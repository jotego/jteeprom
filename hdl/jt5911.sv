==> flow/design.v <==
module jt5911 #( parameter
    PROG=0,      
    SIMFILE="",  
    SYNHEX=""    
) (
    input           rst,         
    input           clk,         
    input           sclk,        
    input           sdi,          
    output      reg sdo,          
    output      reg rdy,
    input           scs,          
    output reg [AW-1:0] mem_addr,
    output reg [DW-1:0] mem_din,
    output reg          mem_we,
    input      [DW-1:0] mem_dout,
    input           dump_clr,    
    output reg      dump_flag    
);
localparam  AW= PROG ?  6 : 7,    
            DW= PROG ? 16 : 8,    
            CW=AW+4;   
localparam  [3:0] CMDIN = PROG ? 4'd11 : 4'd10;
reg           prog_en, write_all;
reg           sdi_l;
reg           last_sclk;
reg  [   1:0] dout_up;
wire          sclk_posedge = sclk && !last_sclk;
reg  [DW-1:0] newdata, dout;
reg  [   3:0] rx_cnt;
reg  [   3:0] op;
reg  [   3:0] csl;
wire [DW-1:0] next_data = { newdata[0+:DW-1], sdi };
wire [CW-1:0] full_op = { op, mem_addr };
enum logic [2:0] { IDLE      = 3'd0,
                   RX        = 3'd1,
                   READ      = 3'd2,
                   WRITE     = 3'd3,
                   WRITE_ALL = 3'd4,
                   WAIT      = 3'd5
                } st;
always @(posedge clk) begin
    last_sclk <= sclk;
    csl       <= csl << 1;
    csl[0]    <= scs;
end
always @(posedge clk, posedge rst) begin
    if( rst ) begin
        prog_en  <= 0;
        newdata  <= 0;
        mem_we   <= 0;
        st       <= IDLE;
        rx_cnt   <= 0;
        sdo      <= 0;
        rdy      <= 0;
        dout_up  <= 0;
        dump_flag<= 0;
    end else begin
        dout_up <= dout_up>>1;
        if( dout_up[0] ) begin
            dout    <= mem_dout;
        end
        mem_we <= 0;
        if( dump_clr )
            dump_flag <= 0;
        else if(mem_we) dump_flag <= 1;
        if( ~&csl ) begin  
            st  <= IDLE;
            rdy <= 1;
            sdo <= 1;
        end else  begin
            if( st==WRITE_ALL) begin
                mem_addr   <= mem_addr+1'd1;
                mem_we <= 1;
                if( &mem_addr ) begin
                    st  <= WAIT;
                    rdy <= 1;
                end
            end
            if( sclk_posedge ) begin
                sdi_l <= sdi;
                case( st )
                    RX: begin
                        rx_cnt <= rx_cnt+1'd1;
                        { op, mem_addr } <= { full_op[CW-2:0], sdi };
                        if( rx_cnt==CMDIN ) begin
                            casez( full_op[CW-2-:4] )  
                                4'b1000: begin
                                    st      <= READ;
                                    sdo     <= 0;
                                    dout_up <= 2'b10;
                                end
                                4'b?100: if( prog_en ) begin
                                    st        <= WRITE;
                                    rx_cnt    <= 0;
                                    write_all <= 0;
                                end else begin
                                    st <= WAIT;
                                end
                                4'b0011: begin
                                    prog_en <= 1;
                                    st <= WAIT;
                                end
                                4'b0000: begin
                                    prog_en <= 1'b0;
                                    st <= WAIT;
                                end
                                4'b0010: if( prog_en ) begin
                                    rdy     <= 0;
                                    newdata <= '1;
                                    st      <= WRITE_ALL;
                                end else begin
                                    st <= WAIT;
                                end
                                default: st <= WAIT;
                            endcase
                        end
                    end
                    WRITE: begin
                        newdata <= next_data;
                        rx_cnt  <= rx_cnt+1'd1;
                        sdo     <= 0;  
                        if( rx_cnt == (PROG?4'hf:4'h7) ) begin
                            mem_we <= 1;
                            mem_din <= next_data;
                            st <= WAIT;
                        end
                    end
                    READ: { sdo, dout} <= { dout, 1'b1 };
                    WAIT: rdy <= 1;
                    IDLE: begin
                        sdo <= 1;
                        rdy <= 1;
                        if( sdi && !sdi_l ) begin
                            st <= RX;  
                            rx_cnt <= 0;
                        end
                    end
                    default:;
                endcase
            end
        end
    end
end
endmodule
* Tool chain data of jt5911
What the tools print for jt5911, step after step. Lines are those of the file above, counted from 1. Library cell names are shortened. The mark - stands for no value.
Set-up: top module jt5911, clock input clk, standard-cell library sky130hd, library corner tt_025C_1v80

* Word-level counts
Source: Yosys, flattened and elaborated, memories not mapped. Widths are those after wreduce. Registers that Yosys merges into a memory's read port (data or address) are not register bits. Print and check cells do not count. Equal cells are merged and count once.
Cells by class: eq/ne operators 19, reductions and logical operators 21, add/sub/neg operators 2, muxes and demuxes 53, bitwise logic cells 1
Operators by type and width (number):
- 2-to-1 mux 7 bit | 6
- 2-to-1 mux 8 bit | 4
- 2-to-1 mux 3 bit | 8
- AND reduction 7 bit | 3
- 2-to-1 mux 1 bit | 19
- parallel mux 3 bit (select 3 bit) | 2
- AND reduction 8 bit | 2
- 2-to-1 mux 4 bit | 4
- parallel mux 7 bit (select 2 bit) | 1
- parallel mux 4 bit (select 3 bit) | 1
- inequality test 2 bit (second input constant) | 5
- 2-to-1 mux 2 bit | 5
- equality test 3 bit (second input constant) | 3
- AND reduction 9 bit | 1
- equality test 4 x 2 -> 1 bit (second input constant) | 2
- equality test 4 bit (second input constant) | 2
- AND reduction 4 bit | 2
- adder 7 x 1 -> 7 bit (second input constant) | 1
- nonzero test 2 bit | 3
- equality test 3 x 2 -> 1 bit (second input constant) | 2
- inequality test 3 bit (second input constant) | 2
- AND reduction 6 bit | 1
- inequality test 5 x 1 -> 1 bit (second input constant) | 1
- AND reduction 5 bit | 1
- adder 4 x 1 -> 4 bit (second input constant) | 1
- equality test 4 x 3 -> 1 bit (second input constant) | 1
- logical NOT 4 bit | 1
- parallel mux 1 bit (select 4 bit) | 1
Other operator kinds: 8; their cells: 11.
Storage and ports: output and inout port bits 19, register bits 53

* Longest topological paths
Depth = most cells in a row (Yosys ltp): at word level without a register or memory, in the mapped netlist without a sequential cell, where the memories' decode and read muxes count.
Depth: depth after elaboration 9, ABC_AREA 0, mapped depth 6, gate-level depth less buffers 6

* Netlist
Yosys stat after the flow's synthesis: flattened, memories mapped to cells. It holds for the ABC_AREA given above (unset counts as 0); a run with the other value may have another netlist.
Synthesis totals: buffer cells 14, mapped cells 221, synthesis area 2539.9 sq um, sequential part of the area 1512.7 sq um, flip-flops 56
Cell types:
- edfxtp_1 | number 27, total area 810.778 sq um
- dfrtp_1 | number 23, total area 575.552 sq um
- mux2i_1 | number 11, total area 110.106 sq um
- dfxtp_1 | number 5, total area 100.096 sq um
- a21oi_1 | number 15, total area 75.072 sq um
- nand2_1 | number 20, total area 75.072 sq um
- nor2_1 | number 19, total area 71.318 sq um
- o22a_1 | number 7, total area 61.309 sq um
- nand3_1 | number 11, total area 55.053 sq um
- o21ai_0 | number 11, total area 55.053 sq um
- buf_4 | number 7, total area 52.55 sq um
- ha_1 | number 3, total area 37.536 sq um
- and3b_1 | number 3, total area 26.275 sq um
- and4_1 | number 3, total area 26.275 sq um
- dfstp_2 | number 1, total area 26.275 sq um
- inv_1 | number 7, total area 26.275 sq um
- nand2b_1 | number 4, total area 25.024 sq um
- nor2b_1 | number 4, total area 25.024 sq um
Not listed: further types 33, cells in them 40.

* Worst setup path after synthesis
OpenSTA on the mapped netlist: ideal clock, no wires. The path of least setup slack (recovery checks aside). Input and output delay are each 20% of the period. Register names are those of the netlist, which keeps one name where synthesis merged equal registers.
Timing post-synthesis: path kind register to register, start point register csl[2], end point register mem_din[0], stages 5, delay of the path 1.605 ns, arrival 1.234 ns, data required time 1.279 ns, slack 0.044 ns, setup time 0.371 ns, time at the first pin 0.000 ns, buffers on the path 0, period 1.65 ns, synthesis period reached 1.606 ns
"delay of the path" is the arrival time less input delay plus setup time. "stages" counts driving pins, that of a launching flip-flop among them; a cell with two outputs on the path counts twice. "synthesis period reached" is the clock period less the worst setup slack; recovery checks do not enter. This is arithmetic on one report: input and output delays are still those of the set period (20% each). The rows between start and end are the longest chain of elaborated cells between them; the timing report does not say that the signal goes this way. Where chains are equally long, one stands for them. A line is the first line of the expression or statement that the cell stems from. Yosys adds cells for indexed reads and writes and turns some case tables into memories.
Between the ends, post-synthesis: cells stage by stage dfxtp_1 nand4_1 nor2_1 nand3_1 nor2_1, length of the longest elaborated chain 1, elaborated cells on any way between the ends 1, RTL lines with such cells 0
Ends and longest elaborated chain, post-synthesis:
- start, declared | line 32 | reg  [   3:0] csl;
- start, assigned | line 44 | csl       <= csl << 1;
- AND reduction 8 bit
- end, assigned | line 125 | mem_din <= next_data;
- end, declared | line 14 | output reg [DW-1:0] mem_din,

* Worst path after layout
From the final timing report of flow run 1: the path of least setup slack in the routed layout; clock arrival at registers is part of the times.
Timing post-layout: path kind register to output, start point register mem_addr[6], end point output port mem_addr[6], data required time 2.27 ns, slack 0.71 ns, buffers on the path 1, time at the first pin 0.32 ns, period 2.84 ns, arrival 1.56 ns, stages 2
Between the ends, post-layout: cells stage by stage edfxtp_1 clkdlybuf4s50_1, length of the longest elaborated chain 0, elaborated cells on any way between the ends 0, RTL lines with such cells 0
Ends and longest elaborated chain, post-layout:
- start, declared | line 13 | output reg [AW-1:0] mem_addr,
- start, assigned | line 73 | mem_addr   <= mem_addr+1'd1;
- end, declared | line 13

Data sheet: physical implementation of jt5911

Record of 2 stored runs of the RTL-to-layout flow on jt5911, platform sky130hd. The runs are unordered. Constraints: input delay and output delay 20% of the set period each, output load 0.01 pF.
"achieved clock period" is the run's clock period less its worst setup slack. It is reckoned from that one timing run; input and output delays stay at 20% of the period that was set.
By "worst setup path time" is meant the share of the clock period that the worst setup path is allowed (20% is reserved at inputs, 20% at outputs), minus its slack. Clock arrival times at its registers enter into it.
By "power" is meant OpenSTA's value without simulated activity: inputs other than the clock are taken to toggle once in ten clock periods, and the tool carries that through the logic.
[flow run 1] settings: period_ns=2.84, CORE_UTILIZATION=37, SETUP_SLACK_MARGIN=-0.1, PLACE_DENSITY_LB_ADDON=0.28, CELL_PAD_IN_SITES_DETAIL_PLACEMENT=2, TNS_END_PERCENT=90, GPL_ROUTABILITY_DRIVEN=0, CTS_CLUSTER_DIAMETER=242, MIN_ROUTING_LAYER=met1, MAX_ROUTING_LAYER=met4, CAP_MARGIN=20, CORE_MARGIN=2, SLEW_MARGIN=20
[flow run 1] result: chip area after synthesis (Yosys) 2539.9 sq um, die area 7543.8 sq um, standard-cell area of the final layout 3026.7 sq um, utilization 45.0 %, worst setup slack after layout 0.709 ns, total negative slack 0.000 ns, worst hold slack 0.372 ns, power 1507 µW, achieved clock period 2.131 ns, worst setup path time 1.56 ns, worst setup path kind register to output
[flow run 2] settings: period_ns=2.73, CORE_UTILIZATION=38, PLACE_DENSITY=0.73, CORE_MARGIN=3, CELL_PAD_IN_SITES_GLOBAL_PLACEMENT=0, GPL_TIMING_DRIVEN=0, CTS_CLUSTER_DIAMETER=59, CAP_MARGIN=5, MIN_ROUTING_LAYER=met2, SLEW_MARGIN=20
[flow run 2] result: chip area after synthesis (Yosys) 2539.9 sq um, die area 7700.9 sq um, standard-cell area of the final layout 3054.2 sq um, utilization 47.6 %, worst setup slack after layout 0.566 ns, total negative slack 0.000 ns, worst hold slack 0.366 ns, power 1442 µW, achieved clock period 2.164 ns, worst setup path time 1.62 ns, worst setup path kind input to register
